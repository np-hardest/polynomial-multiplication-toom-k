==> flow/design.v <==
module div_by_x4_plus_x2 #(parameter N=64) (
    input clk, rst,
    input  wire [N-1:0] p,
    output reg [N-1:0] q,
    output reg done
);
    reg [15:0] count;
    always @(posedge clk) begin
        if(rst) begin
            count <= 0;
            done <= 0;
            q<=0;
        end
        else begin
            if(count >= N) begin
                count <= count;
                q <= q<<2;
                done <= 1;
            end
            else begin
                q <= q ^ (p>>count);
                count <= count + 2;
            end
        end
    end
endmodule
## Step by step through the tools: div_by_x4_plus_x2

Tool output for the design above, in the order of the flow.
Line numbers count from 1 in the design file above.
Cell names lack the library's common part.
The mark - stands for no value.

- Top module: div_by_x4_plus_x2
- Clock port: clk
- Cell library: sky130hd
- Library corner: tt_025C_1v80

## Word-level counts

Source: Yosys, flattened and elaborated, memories not mapped. Widths are those after wreduce. Registers that Yosys merges into a memory's read port (data or address) are not register bits. Print and check cells do not count. Equal cells are merged and count once.

- Bits in read-only memories: 0
- Memory cells: 0
- Latch bits: 0
- Bits in writable memories: 0
- Word width x clocked read ports: 0
- Output and inout port bits: 65
- Flip-flop bits (word level): 81
- Input port bits: 66

- Shift operators: 1
- Add/subtract/negate cells: 1
- Order comparisons: 1
- Div/mod/pow operators: 0
- Mux-type cells: 1
- Eq/ne operators: 0
- Bitwise logic cells: 1
- Reductions and logical operators: 1
- $mul: 0

Operators by type and width:

| cell | number |
|---|---|
| 64-bit by 16-bit >> shifter with 64-bit output | 1 |
| 64-bit bitwise XOR | 1 |
| 64-bit two-way mux | 1 |
| 16-bit by 2-bit adder with 16-bit output with constant B | 1 |
| 16-bit by 7-bit >= comparator with 1-bit output with constant B | 1 |
| 2-bit OR reduction | 1 |

## Depth

Yosys ltp: most cells in a row. Word level: on the elaborated netlist, between registers, memories and ports. Mapped: between sequential cells and ports; inverters and the memories' decode and read muxes count.

- Depth in word-level cells: 3
- ABC_AREA: 0
- Depth in mapped cells: 10
- Depth with buffers taken out: 6

## After synthesis

Source: synth_stat.txt of the flow (Yosys; design flattened, memories mapped). It holds for the ABC_AREA given above (unset counts as 0); a run with the other value may have another netlist.

- Mapped cells: 821
- Cell area after synthesis: 7,340.8 um^2
- Mapped flip-flops: 80
- Buffers: 78
- Sequential area: 1,601.5 um^2

Cells by type:

| type | number | total area (um^2) |
|---|---|---|
| dfxtp_1 | 80 | 1.6E+03 |
| mux4_2 | 54 | 1.22E+03 |
| mux2i_1 | 67 | 670.643 |
| mux2_2 | 29 | 326.563 |
| nand2_1 | 69 | 258.998 |
| nor2_1 | 65 | 243.984 |
| nor3_1 | 36 | 180.173 |
| xnor2_1 | 20 | 175.168 |
| a211oi_1 | 22 | 165.158 |
| buf_2 | 32 | 160.154 |
| o22ai_1 | 23 | 143.888 |
| clkbuf_1 | 35 | 131.376 |
| xor2_1 | 14 | 122.618 |
| or3_1 | 19 | 118.864 |
| a21oi_1 | 23 | 115.11 |
| nor2b_1 | 17 | 106.352 |
| nand3_1 | 21 | 105.101 |
| a32oi_1 | 11 | 96.342 |

Not listed: further types 51, cells in them 184.

## Worst setup path after synthesis

Source: OpenSTA report_checks on the synthesized netlist (no wires, ideal clock, input and output delay 20% of the period each), path of least setup slack; recovery checks are left aside. Register names are those of the netlist, which keeps one name where synthesis merged equal registers.

- Path kind: input to register
- From: input p[55]
- To: register q[9]
- External input delay: 0.894 ns
- Buffers on the path: 0
- Clock period: 4.47 ns
- Stages on the path: 5
- Arrival: 2.421 ns
- Setup slack: 1.927 ns
- Delay of the path: 1.649 ns
- Period reached after synthesis: 2.543 ns

"delay of the path" is the arrival time less input delay plus setup time.
"stages on the path": output pins that drive a net of the path, with the launching flip-flop's if there is one; two outputs of one cell count as two.
"period reached after synthesis" = period - worst setup slack (recovery checks aside). The figure is calculated, with input and output delays left at 20% of the set period.
Between the ends stands the longest chain of elaborated cells between them, by number of cells; it is not shown to be the way that was timed. Of several equally long chains one is given.
A line is the first line of the expression or statement that the cell stems from. Yosys adds cells for indexed reads and writes and turns some case tables into memories.
At most two assigning lines are given for a register; there are more.

- Cell sequence: mux4_2 mux2_2 a2111oi_2 nor4_1 a311o_1
- Length of the longest elaborated chain: 3
- Elaborated cells on any way between the ends: 3
- Classes of those cells: shift: 1; mux: 1; logic: 1

Ends and longest elaborated chain, after synthesis:

| item | line | source |
|---|---|---|
| from (decl) | 3 | `input  wire [N-1:0] p,` |
| 64-bit by 16-bit >> shifter with 64-bit output | 21 | `q <= q ^ (p>>count);` |
| 64-bit bitwise XOR | 21 |  |
| 64-bit two-way mux | 15 | `if(count >= N) begin` |
| to (assign) | 17 | `q <= q<<2;` |
| to (assign) | 21 |  |
| to (decl) | 4 | `output reg [N-1:0] q,` |

## Timing after layout

Path of least setup slack in the final report of stored run 1 (OpenROAD, finished layout, wires in). Where an end is a register, its clock arrival counts in the times.

- Path kind: register to register
- From: register count[2]
- To: register q[27]
- Stages on the path: 10
- Clock period: 2.36 ns
- Arrival: 2.70 ns
- Buffers on the path: 3
- Setup slack: -0.07 ns

Between the ends stands the longest chain of elaborated cells between them, by number of cells; it is not shown to be the way that was timed. Of several equally long chains one is given.
At most two assigning lines are given for a register; there are more.

- Cell sequence: dfxtp_4 buf_12 buf_12 buf_8 mux4_2 mux4_2 a32oi_2 xnor2_1 nand2_1 a21oi_1
- Length of the longest elaborated chain: 3
- Elaborated cells on any way between the ends: 4
- Classes of those cells: compare: 1; shift: 1; mux: 1; logic: 1

Ends and longest elaborated chain, post-layout:

| item | line | source |
|---|---|---|
| from (decl) | 7 | `reg [15:0] count;` |
| from (assign) | 16 | `count <= count;` |
| from (assign) | 22 | `count <= count + 2;` |
| 64-bit by 16-bit >> shifter with 64-bit output | 21 | `q <= q ^ (p>>count);` |
| 64-bit bitwise XOR | 21 |  |
| 64-bit two-way mux | 15 | `if(count >= N) begin` |
| to (assign) | 17 | `q <= q<<2;` |
| to (assign) | 21 |  |
| to (decl) | 4 | `output reg [N-1:0] q,` |

Record of 2 stored runs of the RTL-to-layout flow on div_by_x4_plus_x2, platform sky130hd. The runs are unordered. Constraints: input delay and output delay 20% of the set period each, output load 0.01 pF.

### Stored run 1

Settings: `period_ns=2.36`, `CORE_UTILIZATION=36`, `CAP_MARGIN=20`, `CORE_MARGIN=2`, `SLEW_MARGIN=20`

- Setup slack of the worst path: -0.066 ns
- Total negative slack: -0.249 ns
- Standard-cell area of the final layout: 11,001.8 um^2
- Worst hold slack after layout: 0.482 ns
- Overall die area: 21,548.8 um^2
- Post-synthesis cell area: 7,340.8 um^2

### Stored run 2

Settings: `period_ns=2.86`, `CORE_UTILIZATION=63`, `SETUP_SLACK_MARGIN=0.72`, `PLACE_DENSITY=0.87`, `CORE_ASPECT_RATIO=1.64`, `CELL_PAD_IN_SITES_GLOBAL_PLACEMENT=1`, `CELL_PAD_IN_SITES_DETAIL_PLACEMENT=1`, `CTS_CLUSTER_DIAMETER=381`, `CAP_MARGIN=5`, `SLEW_MARGIN=20`, `CORE_MARGIN=2`

No final report: placement broke off with GPL-0301.
